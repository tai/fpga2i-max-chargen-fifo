==> flow/design.v <==
`timescale 1ns/1ps
parameter T0 = 10;   
parameter TH = 50;   
parameter TF = 100;  
module blink
  #(
    parameter CDIV=50_000_000
    )
   (
    input wire 	      clk,
    input wire 	      n_rst,
    output wire [2:0] led
    );
   reg [32:0] 	      counter;
   reg [2:0] 	      led_out;
   assign led = led_out;
   always @(posedge clk, negedge n_rst) begin
      if (~n_rst) begin
	 counter <= 0;
	 led_out <= '1;
      end else begin
	 counter <= counter + 1;
	 if (counter == CDIV) begin
	    counter <= 1;
	    led_out <= ~led_out;
	 end
      end
   end
endmodule
`timescale 1ns/1ps
module chargen
  #(
    parameter LASTCHAR = "z"
    )
   (
    input wire 	      clk,  
    input wire 	      n_rst,  
    input wire 	      ready_n,  
    output wire       valid_n,  
    output wire [7:0] port  
    );
   typedef reg [7:0]  portdata_t;
   portdata_t next_port, next_char;
   reg 		      next_valid_n;
   assign valid_n = next_valid_n;
   assign port = next_port;
   always @(posedge clk, negedge n_rst) begin
      if (~n_rst) begin
	 next_valid_n <= '1;
	 next_port <= "a";
	 next_char <= "a";
      end
      else if (~ready_n) begin
	 next_valid_n <= '0;
	 next_port <= next_char;
	 next_char <= portdata_t'(next_char + 1);
	 if (next_char == LASTCHAR) begin
	    next_char <= "a";
	 end
      end
      else begin
	 next_valid_n <= '1;
	 next_char <= next_port;
      end
   end
endmodule
`timescale 1ns/1ps
`default_nettype none
module fifo
  #(
    parameter DEPTH = 16,
    parameter WIDTH = 8
    )
   (
    input wire 		    clk,
    input wire 		    n_rst,
    input wire [WIDTH-1:0]  port_in,
    output wire [WIDTH-1:0] port_out,
    input wire 		    n_wr,
    input wire 		    n_rd,
    output wire 	    n_empty,
    output wire 	    n_full,
    output wire 	    n_valid
    );
   reg [WIDTH-1:0] 	    buff[DEPTH-1:0];
   typedef reg [7:0] 	    bufflen_t;  
   bufflen_t rp, wp, nr;
   assign port_out = buff[rp];
   assign n_empty = nr != 0;
   assign n_full  = nr != DEPTH;
   reg 			    can_read, can_write;
   assign can_read  = ~n_rd & (nr != 0);
   assign can_write = ~n_wr & (nr != DEPTH);
   always @(posedge clk, negedge n_rst) begin
      if (~n_rst) begin
	 rp <= 0;
	 wp <= 0;
	 nr <= 0;
      end
      else begin
	 if (can_write) begin
	    buff[wp] <= port_in;
	    wp <= bufflen_t'((wp + 1) & (DEPTH - 1));
	    if (~can_read) begin
	       nr <= nr + 1;
	    end
	 end
	 if (can_read) begin
	    rp <= bufflen_t'((rp + 1) & (DEPTH - 1));
	    if (~can_write) begin
	       nr <= nr - 1;
	    end
	 end
      end
   end
endmodule
`default_nettype wire
`timescale 1ns/1ps
module top
  #(
    parameter FIFO_DEPTH=16,
    parameter UART_CDIV=434,
    parameter BLINK_INTERVAL=50_000_000
    )
   (
    input wire 	      clk,
    input wire 	      n_rst,
    input wire [2:0]  dip,
    output wire [2:0] led,
    input wire 	      uart_rx,
    output wire       uart_tx
    );
   wire [7:0] 	      fifo_in, fifo_out;
   wire 	      cgen_valid_n;
   wire 	      fifo_ready_n, fifo_valid_n;
   wire 	      uout_ready_n;
   wire 	      fifo_empty_n, fifo_full_n;
   assign fifo_valid_n = ~fifo_empty_n;
   assign fifo_ready_n = ~fifo_full_n;
   blink #(.CDIV(BLINK_INTERVAL))
   blink0(.clk, .n_rst, .led(led));
   chargen #(.LASTCHAR("z"))
   chargen0(.clk, .n_rst,
	    .port(fifo_in),
	    .ready_n(fifo_ready_n),
	    .valid_n(cgen_valid_n)
	    );
   fifo #(.DEPTH(FIFO_DEPTH))
   fifo0(.clk, .n_rst,
	 .port_in(fifo_in),
	 .port_out(fifo_out),
	 .n_wr(cgen_valid_n),
	 .n_rd(uout_ready_n),
	 .n_empty(fifo_empty_n),
	 .n_full(fifo_full_n)
	 );
   uartout #(.CDIV(UART_CDIV))
   uartout0(.clk, .n_rst,
	    .data(fifo_out),
	    .valid_n(fifo_valid_n),
	    .ready_n(uout_ready_n),
	    .tx(uart_tx)
	    );
endmodule
`timescale 1ns/1ps
`default_nettype none
module uartout
  #(
    parameter CDIV = 434
    )
   (
    input wire 	     clk,
    input wire 	     n_rst,
    input wire [7:0] data,
    input wire 	     valid_n,
    output wire      ready_n,
    output wire      tx
    );
   reg [31:0] 	     counter;
   reg [7:0] 	     data_in;
   reg 		     tx_out;
   reg [3:0] 	     tx_index;
   reg 		     is_empty, is_sending;
   typedef reg [3:0] txlen_t;
   assign tx = tx_out;
   assign ready_n = ~is_empty;
   always @(posedge clk, negedge n_rst) begin
      if (~n_rst) begin
	 tx_out <= 1;
	 is_empty <= '1;
	 is_sending <= '0;
      end
      else begin
	 if (~valid_n && is_empty) begin
	    data_in <= data;
	    is_empty <= '0;
	 end
	 if (is_sending == '0) begin
	    if (~is_empty || ~valid_n) begin
	       is_sending <= '1;
	       counter <= 0;
	       tx_out <= 0;  
	       tx_index <= 0;
	    end
	 end
	 if (is_sending == '1) begin
	    counter <= counter + 1;
	    if (counter == (CDIV - 1)) begin
	       counter <= 0;
	       tx_index <= txlen_t'(tx_index + 1);
	       case (tx_index)
		 8: begin
		    tx_out <= 1;  
		 end
		 9: begin
		    if (~is_empty || ~valid_n) begin
		       tx_out <= 0;
		       tx_index <= 0;
		    end
		    else begin
		       is_sending <= '0;
		    end
		 end
		 default: begin
		    tx_out <= data_in[tx_index];  
		    if (tx_index == 7) begin
		       is_empty <= '1;
		    end
		 end
	       endcase
	    end
	 end
      end
   end
endmodule
`default_nettype wire
# Tool chain data of top
# The steps from the RTL of top to its reports follow in flow order.
# Line numbers count from 1 in the design file above.
# Cell names lack the library's common part.
# The mark - stands for no value.
dict set report design {
  design {top}
  clk_port {clk}
  cell_library {sky130hd}
  lib_corner {tt_025C_1v80}
}

# Word level
# Source: Yosys, flattened and elaborated. Widths are those after wreduce. Registers that Yosys merges into a memory's read port (data or address) are not register bits. Print and check cells do not count. Equal cells are merged and count once.
dict set report word_totals {
  register_bits 244
  input_bits 6
  output_inout_bits 4
  elab_cells 141
}
dict set report classes {
  add_sub_neg 8
  n_eq 37
  n_shift 1
  n_mux 35
  bitwise 5
  reduce_logical 25
}
# operator n
set op_table {}
lappend op_table {{8-bit parallel mux with 16-bit select} 1}
lappend op_table {{32-bit 2-to-1 mux} 3}
lappend op_table {{4-bit == test with constant B} 18}
lappend op_table {{3-bit AND reduction} 16}
lappend op_table {{8-bit 2-to-1 mux} 6}
lappend op_table {{4-bit by 3-bit == test with 1-bit output with constant B} 9}
lappend op_table {{33-bit by 1-bit adder with 33-bit output with constant B} 1}
lappend op_table {{33-bit by 26-bit == test with 1-bit output with constant B} 1}
lappend op_table {{33-bit 2-to-1 mux} 1}
lappend op_table {{32-bit by 1-bit adder with 32-bit output with constant B} 1}
lappend op_table {{32-bit by 9-bit == test with 1-bit output with constant B} 1}
lappend op_table {{4-bit 2-to-1 mux} 6}
lappend op_table {{1-bit 2-to-1 mux} 17}
lappend op_table {{4-bit by 2-bit == test with 1-bit output with constant B} 4}
lappend op_table {{8-bit by 1-bit adder with 8-bit output with constant B} 2}
lappend op_table {{4-bit by 1-bit adder with 4-bit output with constant B} 3}
lappend op_table {{4-bit by 1-bit == test with 1-bit output with constant B} 2}
lappend op_table {{4-bit zero test} 2}
lappend op_table {{8-bit by 1-bit subtractor with 8-bit output with constant B} 1}
lappend op_table {{8-bit by 4-bit variable part select with 1-bit output} 1}
lappend op_table {{8-bit by 5-bit != test with 1-bit output with constant B} 1}
lappend op_table {{8-bit by 7-bit == test with 1-bit output with constant B} 1}
lappend op_table {{8-bit nonzero test} 1}
lappend op_table {{2-bit AND reduction} 2}
lappend op_table {{3-bit NOT} 1}
lappend op_table {{1-bit bitwise AND} 2}
lappend op_table {{1-bit NOT} 2}
lappend op_table {{2-bit nonzero test} 1}
# Not listed: further kinds 4, cells in them 4.

# Logic depth
# Yosys ltp: most cells in a row. Word level: on the elaborated netlist, between registers, memories and ports. Mapped: between sequential cells and ports; inverters and the memories' decode and read muxes count.
dict set report depth {
  ltp_word 8
  abc_area 1
  mapped_depth 13
  mapped_depth_nobuf 13
}

# After synthesis
# The flow's flattened synthesis, as Yosys stat reports it; memories are mapped. The netlist is that of the ABC_AREA named above (0 if unset); the other value can give another one.
# cell n type_area_um2
set types {}
lappend types {edfxtp_1 172 5.16E+03}
lappend types {dfrtp_1 60 1501.44}
lappend types {nand2_1 366 1.37E+03}
lappend types {nor2_1 177 664.387}
lappend types {inv_1 119 446.678}
lappend types {xor2_1 40 350.336}
lappend types {nand3_1 69 345.331}
lappend types {dfstp_2 12 315.302}
lappend types {nand4_1 46 287.776}
lappend types {ha_1 20 250.24}
lappend types {o21ai_0 34 170.163}
lappend types {nor3_1 25 125.12}
lappend types {a21oi_1 24 120.115}
lappend types {nand3b_1 11 82.579}
lappend types {xnor2_1 7 61.309}
lappend types {nor2_8 3 60.058}
lappend types {buf_6 5 56.304}
lappend types {nand2_2 9 56.304}
# Other cell types: 18; their cells: 50.
dict set report mapped {
  cell_count 1249
  mapped_area_um2 11818.8
  seq_area_um2 6981.7
  flip_flops 244
  buf_cells 9
}

# Path before layout
# Path of least setup slack by OpenSTA after synthesis, without wires, with an ideal clock, recovery checks aside; 20% of the period is set as input and as output delay. Where synthesis merged equal registers, the netlist keeps one of their names.
dict set report synth_timing {
  kind {input-to-reg}
  start {input port n_rst}
  end {register uartout0.counter[0]}
  clock_period_ns 5.27
  in_delay_ns 1.054
  setup_time_ns 0.387
  t_first_pin_ns 1.054
  arrival_ns 1.733
  t_required_ns 4.883
  path_slack_ns 3.151
  path_delay_ns 1.066
  path_stages 2
  path_buffers 0
  period_less_setup_slack_ns 2.119
}
# "path_delay_ns" = arrival - input delay + setup time.
# "path_stages": output pins that drive a net of the path, with the launching flip-flop's if there is one; two outputs of one cell count as two.
# "period_less_setup_slack_ns" is the clock period less the worst setup slack; recovery checks do not enter. This is arithmetic on one report: input and output delays are still those of the set period (20% each).
# Between the ends stands the longest chain of elaborated cells between them, by number of cells; it is not shown to be the way that was timed. Of several equally long chains one is given.
# A line is the first line of the expression or statement that the cell stems from. Yosys adds cells for indexed reads and writes and turns some case tables into memories.
# A register here has more assigning lines than the two given.
dict set report synth_via {
  path_cell_list {nand2_1 > inv_1}
  elab_chain_len 1
  cone_cells 1
  lines_between 0
  cone_classes {1 x reduce/logical}
}
# element line_no
set synth_lines {}
lappend synth_lines {{start, declared} 127} ;# input wire n_rst,
lappend synth_lines {{2-bit AND reduction} -}
lappend synth_lines {{end, assigned} 201} ;# counter <= 0;
lappend synth_lines {{end, assigned} 207} ;# counter <= counter + 1;
lappend synth_lines {{end, declared} 179} ;# reg [31:0] counter;

# Worst path after layout
# From the final timing report of run 1: the path of least setup slack in the routed layout; clock arrival at registers is part of the times.
dict set report layout_timing {
  kind {reg-to-reg}
  start {register (no name shown)}
  end {register fifo0.buff[14][1]}
  clock_period_ns 3.73
  setup_time_ns 0.36
  t_first_pin_ns 0.47
  arrival_ns 2.65
  t_required_ns 3.84
  path_slack_ns 1.19
  path_stages 10
  path_buffers 0
}
dict set report layout_via {
  path_cell_list {dfrtp_1 > inv_1 > ha_1 > nand2_1 > nor2_2 > nand2_4 > nand2_8 > inv_2 > nand3_1 > nor2_1}
}
# element line_no
set layout_lines {}
lappend layout_lines {{end, assigned} 102} ;# buff[wp] <= port_in;
lappend layout_lines {{end, declared} 85} ;# reg [WIDTH-1:0] buff[DEPTH-1:0];
# Chain of elaborated cells between the ends: none given.

; top through Yosys and OpenROAD on sky130hd: 2 stored runs, unordered, with their settings and measured results. The constraints put input and output delay at 20% of the set period each and load the outputs with 0.01 pF.
; By "timing.achieved_period_ns" is meant the clock period of the run minus its worst setup slack. This is arithmetic on one report: input and output delays are still those of the set period (20% each).
; "worst_path_time_ns": the worst setup path's part of the clock period (all of it between registers, 20% less for each end at a port) less its slack. A launch clock that arrives late makes it longer, a capture clock that arrives late makes it shorter.
; "power_uw" is the tool's figure for a default switching activity; nothing was simulated.

[run 1: settings]
period_ns = 3.73
CORE_UTILIZATION = 48
PLACE_DENSITY_LB_ADDON = 0.03
CELL_PAD_IN_SITES_DETAIL_PLACEMENT = 0
ABC_AREA = 1
GPL_TIMING_DRIVEN = 0
CTS_CLUSTER_SIZE = 21
CTS_CLUSTER_DIAMETER = 250
CAP_MARGIN = 20
CORE_MARGIN = 2
SLEW_MARGIN = 20
[run 1: results]
worst_path_time_ns = 2.54
worst_setup_path_type = reg-to-reg
timing.achieved_period_ns = 2.540
power_uw = 6282
tns_setup_ns = 0.000
post_synth_area_um2 = 11818.8
post_route_stdcell_area_um2 = 12726.0
layout_utilization_pct = 52.5
die_um2 = 25893.6
worstSetupSlack_ns = 1.190

[run 2: settings]
period_ns = 2.72
SETUP_SLACK_MARGIN = 0.28
CAP_MARGIN = 20
CORE_MARGIN = 2
CORE_UTILIZATION = 40
SLEW_MARGIN = 20
[run 2: results]
worst_path_time_ns = 2.28
worst_setup_path_type = reg-to-reg
timing.achieved_period_ns = 2.280
power_uw = 8584
tns_setup_ns = 0.000
post_synth_area_um2 = 11101.9
post_route_stdcell_area_um2 = 12831.1
layout_utilization_pct = 47.3
die_um2 = 29102.7
worstSetupSlack_ns = 0.440
